==> flow/design.v <==
package spi_types_pkg;
  typedef enum logic [2:0] {
    ROUTINE_NONE,        
    ROUTINE_CALIBRATE,   
    ROUTINE_READBACK,    
    ROUTINE_SINGLE,      
    ROUTINE_CONTINUOUS,  
    ROUTINE_ILLEGAL      
  } routine_t;
endpackage
module Decoder
  #(parameter WIDTH = 8)
  (output logic [WIDTH-1:0] D,
   input  logic en,
   input  logic [($clog2(WIDTH))-1:0] I);
   always_comb begin
     D = 'b0;
     if (en)
       D[I] = 1'b1;
   end
endmodule: Decoder
module BarrelShiftRegister
  #(parameter WIDTH = 8)
  (input  logic [1:0] by,
   input  logic en, load, clock,
   input  logic [WIDTH-1:0] D,
   output logic [WIDTH-1:0] Q);
   logic [WIDTH-1:0] temp;
   always_ff @(posedge clock) begin
     if (load)
       temp <= D;
     else if (en)
       temp <= (temp << by);
   end
   assign Q = temp;
endmodule: BarrelShiftRegister
module Multiplexer
  #(parameter WIDTH = 8)
  (output logic Y,
   input  logic [WIDTH-1:0] I, 
   input  logic [($clog2(WIDTH)) - 1:0] S);
    assign Y = I[S];
endmodule: Multiplexer
module Mux2to1
  #(parameter WIDTH = 8)
  (output logic [WIDTH-1:0] Y,
   input  logic [WIDTH-1:0] I0, I1, 
   input  logic S);
  assign Y = S ? I1 : I0;
endmodule: Mux2to1
module MagComp
  #(parameter WIDTH = 8)
  (output logic AltB, AeqB, AgtB,
   input  logic [WIDTH-1:0] A, B);
  assign AltB = (A < B);
  assign AeqB = (A == B);
  assign AgtB = (A > B);
endmodule: MagComp
module Comparator
  #(parameter WIDTH = 8)
  (output logic AeqB,
   input  logic [WIDTH-1:0] A, B);
  assign AeqB = (A == B);
endmodule: Comparator
module Adder
  #(parameter WIDTH = 8)
  (output logic cout,
   output logic [WIDTH-1:0] sum,
   input logic cin,
   input logic [WIDTH-1:0] A, B);
  assign {cout, sum} = A + B + cin;
endmodule: Adder
module Subtracter
  #(parameter WIDTH = 8)
  (input  logic bin,
   input  logic [WIDTH-1:0] A, B,
   output logic bout,
   output logic [WIDTH-1:0] diff);
   assign {bout, diff} = A - B - bin;
endmodule : Subtracter
module DFlipFlop
  (input  logic D, preset_L, reset_L,
   input  logic clock,
   output logic Q);
   always_ff @(posedge clock, negedge preset_L, negedge reset_L) begin
     if (~reset_L & ~preset_L) 
       Q <= 1'bx;
     else if (~reset_L)
       Q <= 0;
     else if (~preset_L)
       Q <= 1'b1;
     else
       Q <= D;
   end
endmodule : DFlipFlop
module Register
  #(parameter WIDTH = 8)
  (input  logic [(WIDTH - 1):0] D,
   input  logic clock, en, clear,
   output logic [(WIDTH - 1):0] Q);
   always_ff @(posedge clock) begin
     if (en)
       Q <= D;
     else if (clear)
       Q <= '0;
   end
endmodule : Register
module Counter
  #(parameter WIDTH = 8)
  (input  logic en, clear, load, up,
   input  logic [WIDTH-1:0] D,
   input  logic clock,
   output logic [WIDTH-1:0] Q);
   logic [WIDTH-1:0] temp;
   always_ff @(posedge clock) begin
     if (clear)
       temp <= '0;
     else if (load)
       temp <= D;
     else if (en & up)
       temp <= (Q + 1);
     else if (en & ~up)
       temp <= (Q - 1);
    end
    assign Q = temp;
endmodule : Counter
module ShiftRegisterSIPO
  #(parameter WIDTH = 8)
  (input  logic en, left, serial, clock,
   output logic [WIDTH-1:0] Q);
   always_ff @(posedge clock) begin
     if (en & left) 
        Q <= {Q[WIDTH-2:0], serial};  
     else if (en & ~left)
        Q <= {serial, Q[WIDTH-1:1]};  
    end
endmodule : ShiftRegisterSIPO
module ShiftRegisterPIPO
  #(parameter WIDTH = 8)
  (input  logic en, left, load, clock,
   input  logic [WIDTH-1:0] D,
   output logic [WIDTH-1:0] Q);
   always_ff @(posedge clock) begin
     if (load)
       Q = D;
     else if (en & left)
       Q <= (Q << 1);
     else if (en & ~left)
       Q <= (Q >> 1);
   end
endmodule : ShiftRegisterPIPO
module Synchronizer
  (input  logic async, clock,
   output logic sync);
   logic temp;
   DFlipFlop f1(.D(async), .Q(temp), .clock(clock),
                .preset_L(1'b1), .reset_L(1'b1)),
             f2(.D(temp), .Q(sync), .clock(clock),
                .preset_L(1'b1), .reset_L(1'b1));
endmodule : Synchronizer
module BusDriver
  #(parameter WIDTH = 8)
  (input  logic en, 
   input  logic [WIDTH-1:0] data,
   output logic [WIDTH-1:0] buff,
   inout  tri [WIDTH-1:0] bus);
   assign bus = (en) ? data : 'bz;
   assign buff = bus;
endmodule : BusDriver
module Memory
  #(parameter AW = 4,
              DW = 8,
              W = 2 ** AW)
  (input logic re, we, clock,
   input logic [AW-1:0] addr,
   inout tri [DW-1:0] data);
   logic [DW-1:0] M[W];
   logic [DW-1:0] rData;
   assign data = (re) ? rData : 'bz;
   always_ff @(posedge clock) begin
     if (we)
       M[addr] <= data;
   end
   always_comb
     rData = M[addr];
endmodule : Memory
* Step by step through the tools: Memory
Tool output for the design above, in the order of the flow.
Lines are those of the file above, counted from 1.
Operators: Yosys type, input widths -> output width; for muxes data width and select width s.
Library cell names are shortened.
Not given: n/a
- Design top :: Memory
- Clock input :: clock
- Library :: sky130hd
- Timing corner :: tt_025C_1v80

* Elaborated design
Counts by Yosys on the flattened word-level netlist (proc, flatten, opt, wreduce; memories kept). Register bits leave out memories and registers merged into their read ports (data or address); mux counts leave out enables and synchronous resets folded into registers. Print and check cells are left out. Cells with the same type and inputs are merged into one.
Memory sizes are those after Yosys's memory passes, which may raise the word count (mostly to a power of two), join words into wider ones and drop unused or constant bits.
- Word-level cells :: 5
- Register bits :: 0
- Memory bits (writable) :: 128
- Output and inout bits :: 8
- Input bits :: 7
- Memory cells :: 1
- Mux-type cells :: 4
** Memory list
- M :: depth 16, bits a word 8, read ports 1, write ports 1, RTL line 177 : logic [DW-1:0] M[W];
** Operators by type and width (count)
- $mux 8 :: 2
- $mux 4 :: 1
- $mux 1 :: 1

* Longest topological paths
Yosys ltp: most cells in a row. Word level: on the elaborated netlist, between registers, memories and ports. Mapped: between sequential cells and ports; inverters and the memories' decode and read muxes count.
- Word-level depth :: 2
- ABC_AREA :: 0
- Gate-level depth with buffers :: 5
- Depth with buffers taken out :: 3

* Netlist
Source: synth_stat.txt of the flow (Yosys; design flattened, memories mapped). It holds for the ABC_AREA given above (unset counts as 0); a run with the other value may have another netlist.
- Standard cells after synthesis :: 222
- Buffer cells :: 11
- Chip area (Yosys) :: 4907.2 um^2
- Sequential part of the area :: 3843.7 um^2
- Flip-flop cells :: 128
** Cells by type
- edfxtp_1 :: count 128, total area 3.84E+03 um^2
- mux4_2 :: count 32, total area 720.691 um^2
- a22oi_1 :: count 16, total area 120.115 um^2
- nor2_1 :: count 13, total area 48.797 um^2
- nand2_1 :: count 9, total area 33.782 um^2
- buf_6 :: count 2, total area 22.522 um^2
- nor3_1 :: count 4, total area 20.019 um^2
- buf_1 :: count 4, total area 15.014 um^2
- nand3b_1 :: count 2, total area 15.014 um^2
- nand2b_1 :: count 2, total area 12.512 um^2
- nor2b_1 :: count 2, total area 12.512 um^2
- buf_2 :: count 2, total area 10.01 um^2
- or3b_2 :: count 1, total area 8.758 um^2
- clkbuf_1 :: count 2, total area 7.507 um^2
- and2_1 :: count 1, total area 6.256 um^2
- clkbuf_2 :: count 1, total area 5.005 um^2
- nand3_1 :: count 1, total area 5.005 um^2

* Timing after synthesis
Source: OpenSTA report_checks on the synthesized netlist (no wires, ideal clock, input and output delay 20% of the period each), path of least setup slack; recovery checks are left aside. Register names are those of the netlist, which keeps one name where synthesis merged equal registers.
- Path kind :: input-to-output
- Start point :: input port addr[0]
- End point :: output port data[4]
- External output delay :: 0.416 ns
- Data required time :: 1.664 ns
- Clock period :: 2.08 ns
- Path delay :: 1.244 ns
- Time at the first pin :: 0.416 ns
- Buffers on the path :: 1
- Arrival :: 1.660 ns
- Input delay :: 0.416 ns
- Setup slack :: 0.004 ns
- Stages :: 4
- Synthesis period reached :: 2.076 ns
"path delay" = arrival - input delay + setup time.
At an output port there is no setup time.
"stages" counts driving pins, that of a launching flip-flop among them; a cell with two outputs on the path counts twice.
"synthesis period reached" is the clock period less the worst setup slack; recovery checks do not enter. This is arithmetic on one report: input and output delays are still those of the set period (20% each).
The rows between start and end are the longest chain of elaborated cells between them; the timing report does not say that the signal goes this way. Where chains are equally long, one stands for them.
Each line given opens the expression or statement behind the cell; cells for indexed reads and writes are added by Yosys, which also makes memories of some case tables.
The chain passes a memory read, where the word-level depth is cut; so it can be longer than that depth.
- Cell sequence :: buf_1 mux4_2 a22oi_1 nand2_1
- Length of the longest elaborated chain :: 2
- Elaborated cells between the ends (all ways) :: 2
- RTL lines with such cells :: 2
- Those cells by class :: mux (1); memory (1)
** Ends and longest elaborated chain, post-synthesis
- from (decl) :: RTL line 175 : input logic [AW-1:0] addr,
- $mem_v2 16x8 :: RTL line 177 : logic [DW-1:0] M[W];
- $mux 8 :: RTL line 179 : assign data = (re) ? rData : 'bz;
- to (decl) :: RTL line 176 : inout tri [DW-1:0] data);

* Timing after layout
Path of least setup slack in the final report of stored run 1 (OpenROAD, finished layout, wires in). Where an end is a register, its clock arrival counts in the times.
- Path kind :: reg-to-output
- Start point :: memory M[11][2]
- End point :: output port data[2]
- Setup slack :: -0.05 ns
- Stages :: 4
- Time at the first pin :: 0.41 ns
- Clock period :: 2.02 ns
- Arrival :: 1.67 ns
- Data required time :: 1.62 ns
- Buffers on the path :: 0
- External output delay :: 0.40 ns
The rows between start and end are the longest chain of elaborated cells between them; the timing report does not say that the signal goes this way. Where chains are equally long, one stands for them.
The chain passes a memory read, where the word-level depth is cut; so it can be longer than that depth.
- Cell sequence :: edfxtp_1 mux4_2 a22oi_2 nand2_4
- Length of the longest elaborated chain :: 2
- Elaborated cells between the ends (all ways) :: 2
- RTL lines with such cells :: 2
- Those cells by class :: mux (1); memory (1)
** Ends and longest elaborated chain, post-layout
- from (decl) :: RTL line 177 : logic [DW-1:0] M[W];
- $mem_v2 16x8 :: RTL line 177
- $mux 8 :: RTL line 179 : assign data = (re) ? rData : 'bz;
- to (decl) :: RTL line 176 : inout tri [DW-1:0] data);

Lab notebook: Memory

Module Memory, platform sky130hd: 2 stored runs of the flow (Yosys, OpenROAD) with differing settings, in no particular order. Input and output delays are each 20% of the period that was set; the output load is 0.01 pF.
"period reached" is the run's clock period less its worst setup slack. It is reckoned from that one timing run; input and output delays stay at 20% of the period that was set.
"time used up by the worst setup path" = time allowed to the worst setup path (clock period - input delay - output delay, where it has them) - its slack; a late launch clock adds to it, a late capture clock takes from it.
"total design power" rests on the timing tool's default activity at the inputs, not on a simulated workload.

** Stored run 1
- Settings :: period_ns=2.02; CORE_UTILIZATION=42; SETUP_SLACK_MARGIN=0.03; PLACE_DENSITY=0.47; CORE_MARGIN=8; CELL_PAD_IN_SITES_DETAIL_PLACEMENT=1; ABC_AREA=0; GPL_ROUTABILITY_DRIVEN=1; CTS_CLUSTER_SIZE=29; CAP_MARGIN=20; SLEW_MARGIN=20
- Area of the synthesized netlist :: 4,907.2 um^2
- Full die area :: 15,398.3 um^2
- Standard-cell area of the final layout :: 6,247.2 um^2
- Utilization :: 54.7 %
- Worst setup slack after layout :: -0.050 ns
- Sum of negative setup slack :: -0.179 ns
- Smallest hold slack :: 0.098 ns
- Total design power :: 5.785 mW
- Period reached :: 2.070 ns
- Time used up by the worst setup path :: 1.67 ns
- Critical path kind :: reg-to-output

** Stored run 2
- Settings :: period_ns=2.69; CORE_UTILIZATION=69; HOLD_SLACK_MARGIN=0.24; CORE_MARGIN=2; CELL_PAD_IN_SITES_GLOBAL_PLACEMENT=1; TNS_END_PERCENT=15; CTS_CLUSTER_SIZE=44; CAP_MARGIN=10; SLEW_MARGIN=35; MAX_ROUTING_LAYER=met4
- Outcome :: not finished: clock tree synthesis ended with error DPL-0033
